==> flow/design.v <==
`timescale 1ns/100ps
`default_nettype none
module MU0_Alu (
               input  wire [15:0]  X, 
               input  wire [15:0]  Y, 
               input  wire [1:0]   M, 
               output reg  [15:0]  Q
	       );
	always @ (*)
	begin
		case(M)
			2'b00 	: Q = Y;
			2'b01 	: Q = X+Y;
			2'b10 	: Q = X+16'd1;
			2'b11 	: Q = X+(~Y+16'd1);  
			default : Q = 16'bx;  
		endcase
	end
endmodule 
`default_nettype wire
`timescale 1ns/100ps
`default_nettype none
module MU0_Datapath(
input  wire        Clk,
input  wire        Reset,
input  wire [15:0] Din,
input  wire        X_sel,
input  wire        Y_sel,
input  wire        Addr_sel,
input  wire        PC_En,
input  wire        IR_En,
input  wire        Acc_En,
input  wire [1:0]  M,
output wire [3:0]  F,			 
output wire [11:0] Address,
output wire [15:0] Dout,
output wire        N,
output wire        Z,
output wire [11:0] PC,
output wire [15:0] Acc);
wire [15:0] X;
wire [15:0] IR;
wire [15:0] Y;
wire [15:0] ALU; 
MU0_Reg12 PCReg(.En(PC_En), .Reset(Reset), .Clk(Clk), .D(ALU[11:0]), .Q(PC));
MU0_Reg16 IRReg(.En(IR_En), .Reset(Reset), .Clk(Clk), .D(Din[15:0]), .Q(IR));
MU0_Reg16 ACCReg(.En(Acc_En), .Reset(Reset), .Clk(Clk), .D(ALU[15:0]), .Q(Acc));
MU0_Mux12 AddrMux(.A(PC[11:0]), .B(IR[11:0]), .S(Addr_sel), .Q(Address[11:0]));
MU0_Mux16 XMux(.A(Acc[15:0]), .B({4'b0000, PC[11:0]}), .S(X_sel), .Q(X));
MU0_Mux16 YMux(.A(Din[15:0]), .B(IR[15:0]), .S(Y_sel), .Q(Y));
MU0_Alu MU0_ALU(.X(X), .Y(Y), .M(M), .Q(ALU));
MU0_Flags FLAGS(.Acc(Acc), .N(N), .Z(Z));
assign Dout = X;
assign F = IR[15:12];
endmodule 
`default_nettype wire
`timescale 1ns/100ps
`default_nettype none
module MU0_Flags (
input  wire [15:0]  Acc, 
output reg          N, 
output reg          Z
);
always @(*)
 begin
   Z = ~|Acc;      
   N = Acc[15];    
 end
endmodule 
`default_nettype wire
`timescale 1ns/100ps
`default_nettype none
module MU0_Mux12 (
input  wire [11:0] A, 
input  wire [11:0] B, 
input  wire        S, 
output reg  [11:0] Q);
always @ (*)
begin
	if (S)
	begin
		Q = B;
	end
	else
	begin
		Q = A;
	end
end
endmodule 
`default_nettype wire
`timescale 1ns/100ps
`default_nettype none
module MU0_Mux16 (
input  wire  [15:0] A, 
input  wire  [15:0] B, 
input  wire         S, 
output reg  [15:0]  Q
);
always @ (*)
begin
	if (S)
	begin
		Q = B;
	end
	else
	begin
		Q = A;
	end
end
endmodule 
`default_nettype wire
`timescale 1ns/100ps
`default_nettype none
module MU0_Reg12 (
input  wire        Clk, 
input  wire        Reset,     
input  wire        En, 
input  wire [11:0] D, 
output reg  [11:0] Q
);
always @ (posedge Clk, posedge Reset)
begin
	if(Reset)  
	begin
		Q <= 12'd0;
	end
	else if (En)  
	begin
		Q <= D;
	end
end
endmodule 
`default_nettype wire
`timescale 1ns/100ps
`default_nettype none
module MU0_Reg16 (
input  wire        Clk, 
input  wire        Reset,     
input  wire        En, 
input  wire [15:0] D, 
output reg  [15:0] Q
 );
always @ (posedge Clk, posedge Reset)
begin
	if(Reset)  
	begin
		Q <= 16'd0;
	end
	else if (En)  
	begin
		Q <= D;
	end
end
endmodule 
`default_nettype wire
---- Step by step through the tools: MU0_Datapath ----
What the tools print for MU0_Datapath, step after step.
Line numbers count from 1 in the design file above.
Operators: Yosys type, input widths -> output width; for muxes data width and select width s.
Cell names lack the library's common part.
Not given: -
inputs
  top ..................................... MU0_Datapath
  clock input ............................. Clk
  standard-cell library ................... sky130hd
  timing corner ........................... tt_025C_1v80

---- After elaboration ----
Source: Yosys, flattened and elaborated, memories not mapped. Widths are those after wreduce. Registers that Yosys merges into a memory's read port (data or address) are not register bits. Print and check cells do not count. Equal cells are merged and count once.
bit counts
  register bits ........................... 44
  output and inout bits ................... 62
  bits in latches ......................... 0
  clocked read ports x word width ......... 0
  memories kept ........................... 0
  memory bits (read-only) ................. 0
  memory bits (writable) .................. 0
  input bits .............................. 26
  cells after elaboration ................. 18
cells by class
  multiplexer cells ....................... 4
  reduce/logical cells .................... 3
  shifts and indexed selects .............. 0
  multiply operators ...................... 0
  equality and inequality tests ........... 3
  magnitude comparators ................... 0
  bitwise gates (word level) .............. 1
  div/mod/pow operators ................... 0
  $add $sub $neg .......................... 4
operators with widths
  operator               number
  $pmux 16 s4            1
  $add 16x1->16 const B  2
  $add 16x16->16         2
  $mux 16                2
  $not 16->16            1
  $reduce_or 16->1       1
  $mux 12                1
  $eq 2x2->1 const B     2
  $eq 2x1->1 const B     1
  $logic_not 2->1        1
  $logic_not 1->1        1

---- Depth ----
Depth = most cells in a row (Yosys ltp): at word level without a register or memory, in the mapped netlist without a sequential cell, where the memories' decode and read muxes count.
depth
  word-level depth ........................ 5
  ABC_AREA ................................ 0
  mapped depth ............................ 13
  gate-level depth less buffers ........... 12

---- Mapped cells and area ----
The flow's flattened synthesis, as Yosys stat reports it; memories are mapped. The netlist is that of the ABC_AREA named above (0 if unset); the other value can give another one.
mapped netlist
  standard cells after synthesis .......... 430
  flip-flops .............................. 44
  mapped area ............................. 0.0039638 mm²
  sequential area ......................... 0.0011011 mm²
cell types
  type      number  area in all (µm²)
  dfrtp_1   44      1.1E+03
  mux2_2    56      630.605
  ha_1      33      412.896
  mux2i_1   24      240.23
  a21oi_1   34      170.163
  xnor2_1   15      131.376
  o21ai_0   25      125.12
  nor2_1    32      120.115
  nand2_1   24      90.086
  a221oi_1  9       78.826
  inv_1     20      75.072
  xor2_1    7       61.309
  nor2b_1   7       43.792
  clkbuf_1  11      41.29
  fa_1      2       40.038
  a211oi_1  5       37.536
  a21o_1    5       37.536
  nand2b_1  6       37.536
Not listed: further types 32, cells in them 71.
By module: a second synthesis without flattening, with its own total; a netlist apart from the flattened one above.
second synthesis, totals
  cell total of the unflattened synthesis .. 434
  area total of the unflattened synthesis .. 0.0045106 mm²
Rows give one instance, submodules left out.
modules
  module        sequential area (mm²)  cells  times used  area (mm²)
  MU0_Alu       0                      282    1           0.0019894
  MU0_Reg16     0.0004004              35     2           0.0006531
  MU0_Mux16     0                      18     2           0.000249
  MU0_Reg12     0.0003003              26     1           0.000488
  MU0_Mux12     0                      13     1           0.0001839
  MU0_Flags     0                      6      1           0.0000413
  MU0_Datapath  0                      1      1           0.0000038

---- Path before layout ----
Source: OpenSTA report_checks on the synthesized netlist (no wires, ideal clock, input and output delay 20% of the period each), path of least setup slack; recovery checks are left aside. Register names are those of the netlist, which keeps one name where synthesis merged equal registers.
path after synthesis
  kind .................................... input-to-reg
  from .................................... in X_sel
  to ...................................... reg PCReg.Q[10]
  external input delay .................... 0.774 ns
  period .................................. 3.87 ns
  path delay .............................. 2.971 ns
  path buffers ............................ 2
  launch time at the first pin ............ 0.774 ns
  arrival time ............................ 3.607 ns
  library setup time ...................... 0.138 ns
  slack ................................... 0.125 ns
  stages .................................. 13
  synthesis period reached ................ 3.745 ns
"path delay" is the arrival time less input delay plus setup time.
"stages": output pins that drive a net of the path, with the launching flip-flop's if there is one; two outputs of one cell count as two.
"synthesis period reached" is the clock period less the worst setup slack; recovery checks do not enter. This is arithmetic on one report: input and output delays are still those of the set period (20% each).
The rows between start and end are the longest chain of elaborated cells between them; the timing report does not say that the signal goes this way. Where chains are equally long, one stands for them.
Each line given opens the expression or statement behind the cell; cells for indexed reads and writes are added by Yosys, which also makes memories of some case tables.
on the way, after synthesis
  cell sequence ........................... clkbuf_1 buf_1 mux2i_1 inv_1 ha_1 fa_1 a21oi_1 o21ai_0 o211ai_1 xnor2_1 a221o_1 o21ai_0 mux2i_1
  cells in the longest elaborated chain ... 3
  elaborated cells between the ends (all ways) .. 5
  source lines of those cells ............. 5
RTL lines, path after synthesis
  item                line  text
  start: declaration  27    input  wire        X_sel,
  $mux 16             101   if (S)
  $add 16x16->16      15    2'b11 : Q = X+(~Y+16'd1);
  $pmux 16 s4         11    case(M)
  end: assignment     125   Q <= 12'd0;
  end: assignment     129   Q <= D;
  end: declaration    119   output reg  [11:0] Q

---- Timing after layout ----
From the final timing report of stored run 1: the path of least setup slack in the routed layout; clock arrival at registers is part of the times.
path after layout
  kind .................................... input-to-output
  from .................................... in X_sel
  to ...................................... out Dout[10]
  path buffers ............................ 2
  launch time at the first pin ............ 1.44 ns
  arrival time ............................ 3.59 ns
  slack ................................... 2.15 ns
  stages .................................. 3
  period .................................. 7.18 ns
  external input delay .................... 1.44 ns
The rows between start and end are the longest chain of elaborated cells between them; the timing report does not say that the signal goes this way. Where chains are equally long, one stands for them.
on the way, after layout
  cell sequence ........................... clkdlybuf4s50_1 o21ai_0 clkdlybuf4s50_1
  cells in the longest elaborated chain ... 1
  elaborated cells between the ends (all ways) .. 1
  source lines of those cells ............. 1
RTL lines, path after layout
  item                line  text
  start: declaration  27    input  wire        X_sel,
  $mux 16             101   if (S)
  end: declaration    36    output wire [15:0] Dout,

Hand-over note for MU0_Datapath

Settings and measured results of 2 stored flow runs for module MU0_Datapath (sky130hd), not sorted in any way. The constraints put input and output delay at 20% of the set period each and load the outputs with 0.01 pF.
"reached clock period" means the clock period less the worst setup slack. The figure is calculated, with input and output delays left at 20% of the set period.
"worst path time" = time allowed to the worst setup path (clock period - input delay - output delay, where it has them) - its slack; a late launch clock adds to it, a late capture clock takes from it.
"power": no workload was simulated; the value follows from the tool's default switching activity.

---- stored run 1 ----
settings
  period_ns = 7.18
  CAP_MARGIN = 20
  CORE_MARGIN = 2
  CORE_UTILIZATION = 40
  SLEW_MARGIN = 20
results
  netlist area reported by Yosys .......... 0.0039638 mm²
  die size ................................ 0.0107216 mm²
  utilization in the final report ......... 0.524
  setup slack of the worst path ........... 2.150 ns
  setup TNS ............................... 0.000 ns
  smallest hold slack ..................... 0.537 ns
  power ................................... 0.001971 W
  reached clock period .................... 5.030 ns
  worst path time ......................... 2.16 ns
  critical path kind ...................... input-to-output

---- stored run 2 ----
settings
  period_ns = 5.26
  CORE_UTILIZATION = 33
  SETUP_SLACK_MARGIN = 1.28
  PLACE_DENSITY = 0.39
  CORE_ASPECT_RATIO = 0.81
  CORE_MARGIN = 3
  CELL_PAD_IN_SITES_GLOBAL_PLACEMENT = 0
  TNS_END_PERCENT = 40
  ABC_AREA = 1
  CAP_MARGIN = 20
  SLEW_MARGIN = 20
results
  netlist area reported by Yosys .......... 0.0045581 mm²
  die size ................................ 0.0152668 mm²
  utilization in the final report ......... 0.437
  setup slack of the worst path ........... 1.592 ns
  setup TNS ............................... 0.000 ns
  smallest hold slack ..................... 0.530 ns
  power ................................... 0.001919 W
  reached clock period .................... 3.668 ns
  worst path time ......................... 2.62 ns
  critical path kind ...................... input-to-reg

End of note.
